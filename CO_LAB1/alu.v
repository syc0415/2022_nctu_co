==> flow/design.v <==
`timescale 1ns/1ps
module alu(
           clk,            
           rst_n,          
           src1,           
           src2,           
           ALU_control,    
           result,         
           zero,           
           cout,           
           overflow        
           );
input           clk;
input           rst_n;
input  [32-1:0] src1;
input  [32-1:0] src2;
input   [4-1:0] ALU_control;
output [32-1:0] result;
output          zero;
output          cout;
output          overflow;
reg    [32-1:0] result;
reg             zero;
reg             cout;
reg             overflow;
reg cout0, cout1, cout2, cout3, cout4, cout5, cout6, cout7, cout8;
reg cout9, cout10, cout11, cout12, cout13, cout14, cout15, cout16;
reg cout17, cout18, cout19, cout20, cout21, cout22, cout23, cout24;
reg cout25, cout26, cout27, cout28, cout29, cout30, cout31;
reg [32:0] tmp;
always@( posedge clk or negedge rst_n ) 
begin
	if(!rst_n)
	begin
		result = 0;
		zero = 0;
		cout = 0;
		overflow = 0;
	end
	else begin
        case(ALU_control)
            4'b0000:  
            begin
                result = src1 & src2;
                cout = 0;
                overflow = 0;
            end
            4'b0001:  
            begin
                result = src1 | src2;
                cout = 0;
                overflow = 0;
            end
            4'b0010:  
            begin
		        result = src1 + src2;
			    cout0 = src1[0] & src2[0];
			    cout1 = src1[1] + src2[1] + cout0;
			    cout2 = src1[2] + src2[2] + cout1;
			    cout3 = src1[3] + src2[3] + cout2;
			    cout4 = src1[4] + src2[4] + cout3;
			    cout5 = src1[5] + src2[5] + cout4;
			    cout6 = src1[6] + src2[6] + cout5;
			    cout7 = src1[7] + src2[7] + cout6;
			    cout8 = src1[8] + src2[8] + cout7;
			    cout9 = src1[9] + src2[9] + cout8;
			    cout10 = src1[10] + src2[10] + cout9;
			    cout11 = src1[11] + src2[11] + cout10;
			    cout12 = src1[12] + src2[12] + cout11;
			    cout13 = src1[13] + src2[13] + cout12;
			    cout14 = src1[14] + src2[14] + cout13;
			    cout15 = src1[15] + src2[15] + cout14;
			    cout16 = src1[16] + src2[16] + cout15;
			    cout17 = src1[17] + src2[17] + cout16;
			    cout18 = src1[18] + src2[18] + cout17;
			    cout19 = src1[19] + src2[19] + cout18;
			    cout20 = src1[20] + src2[20] + cout19;
			    cout21 = src1[21] + src2[21] + cout20;
			    cout22 = src1[22] + src2[22] + cout21;
			    cout23 = src1[23] + src2[23] + cout22;
			    cout24 = src1[24] + src2[24] + cout23;
			    cout25 = src1[25] + src2[25] + cout24;
			    cout26 = src1[26] + src2[26] + cout25;
			    cout27 = src1[27] + src2[27] + cout26;
			    cout28 = src1[28] + src2[28] + cout27;
			    cout29 = src1[29] + src2[29] + cout28;
			    cout30 = src1[30] + src2[30] + cout29;
			    cout31 = src1[31] + src2[31] + cout30;
			    tmp = src1 + src2;
			    cout = tmp[32];
			    if (src1[31] == src2[31])
			    begin
			        if (src1[31] == 0)
			            if (result[31] == 1) overflow = 1;
			        else if (src1[31] == 1)
				        if (result[31] == 0) overflow = 1;
			    end
            end
		    4'b0110:  
		    begin
                result = src1 - src2;
            	cout0 = (~src1[0]) & src2[0];
			    cout1 = src1[1] - src2[1] - cout0;
			    cout2 = src1[2] - src2[2] - cout1;
			    cout3 = src1[3] - src2[3] - cout2;
			    cout4 = src1[4] - src2[4] - cout3;
			    cout5 = src1[5] - src2[5] - cout4;
			    cout6 = src1[6] - src2[6] - cout5;
			    cout7 = src1[7] - src2[7] - cout6;
			    cout8 = src1[8] - src2[8] - cout7;
			    cout9 = src1[9] - src2[9] - cout8;
			    cout10 = src1[10] - src2[10] - cout9;
			    cout11 = src1[11] - src2[11] - cout10;
			    cout12 = src1[12] - src2[12] - cout11;
			    cout13 = src1[13] - src2[13] - cout12;
			    cout14 = src1[14] - src2[14] - cout13;
			    cout15 = src1[15] - src2[15] - cout14;
			    cout16 = src1[16] - src2[16] - cout15;
			    cout17 = src1[17] - src2[17] - cout16;
			    cout18 = src1[18] - src2[18] - cout17;
			    cout19 = src1[19] - src2[19] - cout18;
			    cout20 = src1[20] - src2[20] - cout19;
			    cout21 = src1[21] - src2[21] - cout20;
			    cout22 = src1[22] - src2[22] - cout21;
			    cout23 = src1[23] - src2[23] - cout22;
			    cout24 = src1[24] - src2[24] - cout23;
			    cout25 = src1[25] - src2[25] - cout24;
			    cout26 = src1[26] - src2[26] - cout25;
			    cout27 = src1[27] - src2[27] - cout26;
			    cout28 = src1[28] - src2[28] - cout27;
			    cout29 = src1[29] - src2[29] - cout28;
			    cout30 = src1[30] - src2[30] - cout29;
			    cout31 = src1[31] - src2[31] - cout30;
			    cout = cout31;
			    tmp = src2 - src1;
			    cout = tmp[32];
			    if (src1[31] != src2[31])
				begin
					if (src1[31] == 1 & src2[31] == 0)
						if (result[31] == 0) overflow = 1;
					else if (src1[31] == 0 & src2[31] == 1)
						if (result[31] == 1) overflow = 1;
            	end
            end		    
            4'b1100:  
            begin
                result = ~(src1 | src2);
                cout = 0;
                overflow = 0;
            end
            4'b0111:  
            begin
			    if (src1[31] != src2[31])
			 	   if (src1[31] > src2[31]) result = 1;
			 	   else result = 0;
			    else
			 	   if (src1 < src2) result = 1;
			 	   else result = 0;
			    cout = 0;
			    overflow = 0;
		    end
         endcase
         if (result == 0)
            zero = 1;
         else
            zero = 0;
	end
end
endmodule
# From RTL to reports: alu
# The steps from the RTL of alu to its reports follow in flow order.
# Line numbers count from 1 in the design file above.
# Cell names lack the library's common part.
# Not given: -
# inputs
top,alu
clock,clk
library,sky130hd
corner,tt_025C_1v80

# After elaboration
# Yosys after proc, flatten, opt, wreduce and memory -nomap, before mapping. Memory bits, and registers merged into a memory's read port (data or address), are not among the register bits. Print and check cells are not counted.
# classes
add_sub_neg,4
n_cmp,2
eq_ne,13
mux,14
bitwise,7
n_reduce_logical,5
# ops
cell,count
32-bit case mux with 6-bit select,1
32-bit by 32-bit adder with 33-bit output,1
32-bit by 32-bit subtractor with 33-bit output,1
32-bit adder,1
32-bit subtractor,1
32-bit less-than comparator,1
32-bit bitwise AND,1
32-bit bitwise OR,1
32-bit inverter,1
32-bit logical NOT,1
1-bit two-way mux,11
2-bit inequality test with constant B,5
4-bit by 3-bit == test with 1-bit output with constant B,2
7-bit AND reduction,1
1-bit case mux with 3-bit select,2
4-bit by 1-bit == test with 1-bit output with constant B,1
4-bit by 2-bit == test with 1-bit output with constant B,1
4-bit == test with constant B,1
4-bit logical NOT,1
4-bit OR reduction,1
3-bit inequality test with constant B,1
3-bit nonzero test,1
1-bit bitwise AND,2
1-bit inverter,2
1-bit greater-than comparator,1
1-bit == test,1
1-bit inequality test,1
# word_totals
regBits,35
inputBits,70
wordCells,49

# Depth
# Longest topological path by Yosys (ltp), each cell counted once; first at word level (registers and memories cut), then after technology mapping (sequential cells cut; the memories' decode and read muxes count).
# logic_depth
word_depth,7
ABC_AREA,0
mapped_depth,20
depth_no_buf,17

# After synthesis
# Source: synth_stat.txt of the flow (Yosys; design flattened, memories mapped). It holds for the ABC_AREA given above (unset counts as 0); a run with the other value may have another netlist.
# The area totals of this step are shown rounded.
# by_type
cell,count,type_area_um2
ha_1,147,1.84E+03
dfrtp_1,35,875.84
a21oi_1,129,645.619
nor2_1,114,427.91
o21ai_0,84,420.403
xnor2_1,44,385.37
inv_1,99,371.606
nand2_1,71,266.506
a21o_1,26,195.187
clkbuf_1,44,165.158
nor3_1,32,160.154
o211ai_1,20,150.144
nand4_1,21,131.376
a211oi_1,16,120.115
o31ai_1,16,120.115
o21a_1,15,112.608
nand3_1,19,95.091
a31oi_1,15,93.84
# Other cell types: 68; their cells: 251.
# synth_totals
cell_count,1198
synth_area_um2,8580
seq_area_um2,876
flip_flops,35
n_buf,63

# Timing after synthesis
# OpenSTA on the mapped netlist: ideal clock, no wires. The path of least setup slack (recovery checks aside). Input and output delay are each 20% of the period. Register names are those of the netlist, which keeps one name where synthesis merged equal registers.
# synth_path
kind,input to register
from,in ALU_control[0]
to,reg cout
tclk_ps,4980
in_delay_ps,996
setup_ps,69
arrival_ps,4977
required_time_ps,4911
path_slack_ps,-66
delay_ps,4050
driving_pins,20
period_less_setup_slack_ps,5046
# "delay_ps" = arrival - input delay + setup time.
# "driving_pins": output pins that drive a net of the path, with the launching flip-flop's if there is one; two outputs of one cell count as two.
# "period_less_setup_slack_ps" = period - worst setup slack (recovery checks aside). The figure is calculated, with input and output delays left at 20% of the set period.
# The rows between start and end are the longest chain of elaborated cells between them; the timing report does not say that the signal goes this way. Where chains are equally long, one stands for them.
# A line is the first line of the expression or statement that the cell stems from. Yosys adds cells for indexed reads and writes and turns some case tables into memories.
# A register here has more assigning lines than the two given.
# synth_via
path_cell_list,buf_4 nand2b_1 nor3_1 clkbuf_1 clkbuf_1 clkbuf_1 buf_1 nor2_1 xnor2_1 ha_1 o21a_1 o21a_1 o21ai_0 nand2b_1 a21oi_1 nor2b_1 o211ai_1 a31oi_1 or4_1 nand3_1
elab_chain_cells,3
# synth_rtl
element,line_no,source
from (decl),17,input   [4-1:0] ALU_control;
4-bit by 3-bit == test with 1-bit output,41,case(ALU_control)
4-bit OR reduction,-,
1-bit case mux with 3-bit select,41,
to (assign),90,cout = tmp[32];
to (assign),134,cout = cout31;
to (decl),20,output          cout;

# Timing after layout
# Path of least setup slack in the final report of run 1 (OpenROAD, finished layout, wires in). Where an end is a register, its clock arrival counts in the times.
# The path's times are printed in steps of 10 ps; the period is the one set.
# layout_path
kind,input to register
from,in ALU_control[1]
to,reg cout
tclk_ps,5120
in_delay_ps,1020
setup_ps,60
arrival_ps,4680
required_time_ps,5340
path_slack_ps,660
driving_pins,19
# The rows between start and end are the longest chain of elaborated cells between them; the timing report does not say that the signal goes this way. Where chains are equally long, one stands for them.
# A register here has more assigning lines than the two given.
# layout_via
path_cell_list,clkdlybuf4s50_1 buf_6 nor2b_4 nand2_2 buf_4 mux2i_1 ha_1 nor2b_1 o21a_1 o21a_1 o21ai_0 nand2b_1 a21oi_2 nor2b_1 o211ai_1 a31oi_1 buf_4 or4_1 nand3_1
elab_chain_cells,3
# layout_rtl
element,line_no,source
from (decl),17,input   [4-1:0] ALU_control;
4-bit by 3-bit == test with 1-bit output,41,case(ALU_control)
4-bit OR reduction,-,
1-bit case mux with 3-bit select,41,
to (assign),90,cout = tmp[32];
to (assign),134,cout = cout31;
to (decl),20,output          cout;

# Stored flow runs of alu (2 of them; Yosys, OpenROAD, sky130hd). They differ in their settings and are not a sequence. Constraints: input delay and output delay 20% of the set period each, output load 0.01 pF.
# "period_less_ws_ps" is the run's clock period less its worst setup slack. It is reckoned from that one timing run; input and output delays stay at 20% of the period that was set.
# "worst_path_ps" means the part of the period allowed to the worst setup path (the constraints hold back 20% at inputs and 20% at outputs) less its slack; where the path has registers, the arrival times of their clocks count too.
# "design_power_uw": no workload was simulated; the value follows from the tool's default switching activity.
# "worst_path_ps" is given in steps of 10 ps.
# The measured numbers are rounded.
# Among the settings, . means not set for that run.
# A result given as . is not shown for that run.
run,period_ns,CORE_UTILIZATION,SETUP_SLACK_MARGIN,PLACE_DENSITY,ABC_AREA,GPL_TIMING_DRIVEN,CTS_CLUSTER_SIZE,CTS_CLUSTER_DIAMETER,SLEW_MARGIN,MIN_ROUTING_LAYER,CAP_MARGIN,CORE_MARGIN,PLACE_DENSITY_LB_ADDON,CORE_ASPECT_RATIO,CELL_PAD_IN_SITES_GLOBAL_PLACEMENT,MAX_ROUTING_LAYER,fin_tns_ps,synthesis_area_um2,fin_ws_ps,period_less_ws_ps,final_stdcell_area_um2,util_pct,worst_path_ps,critical_path_type,timing.hold.ws_ps,design_power_uw,design_die_area_um2
run 1,5.12,18,0.54,0.74,0,1,83,251,20,met1,20,2,.,.,.,.,0,8580,661,4459,12400,26.2,3440,input to register,529,2160,49500
run 2,3.88,21,1.16,.,.,.,.,30,30,met2,35,3,0.07,0.52,0,met4,.,.,.,.,.,.,.,.,.,.,.
# Run 2: stopped before the end: routing reported GRT-0116
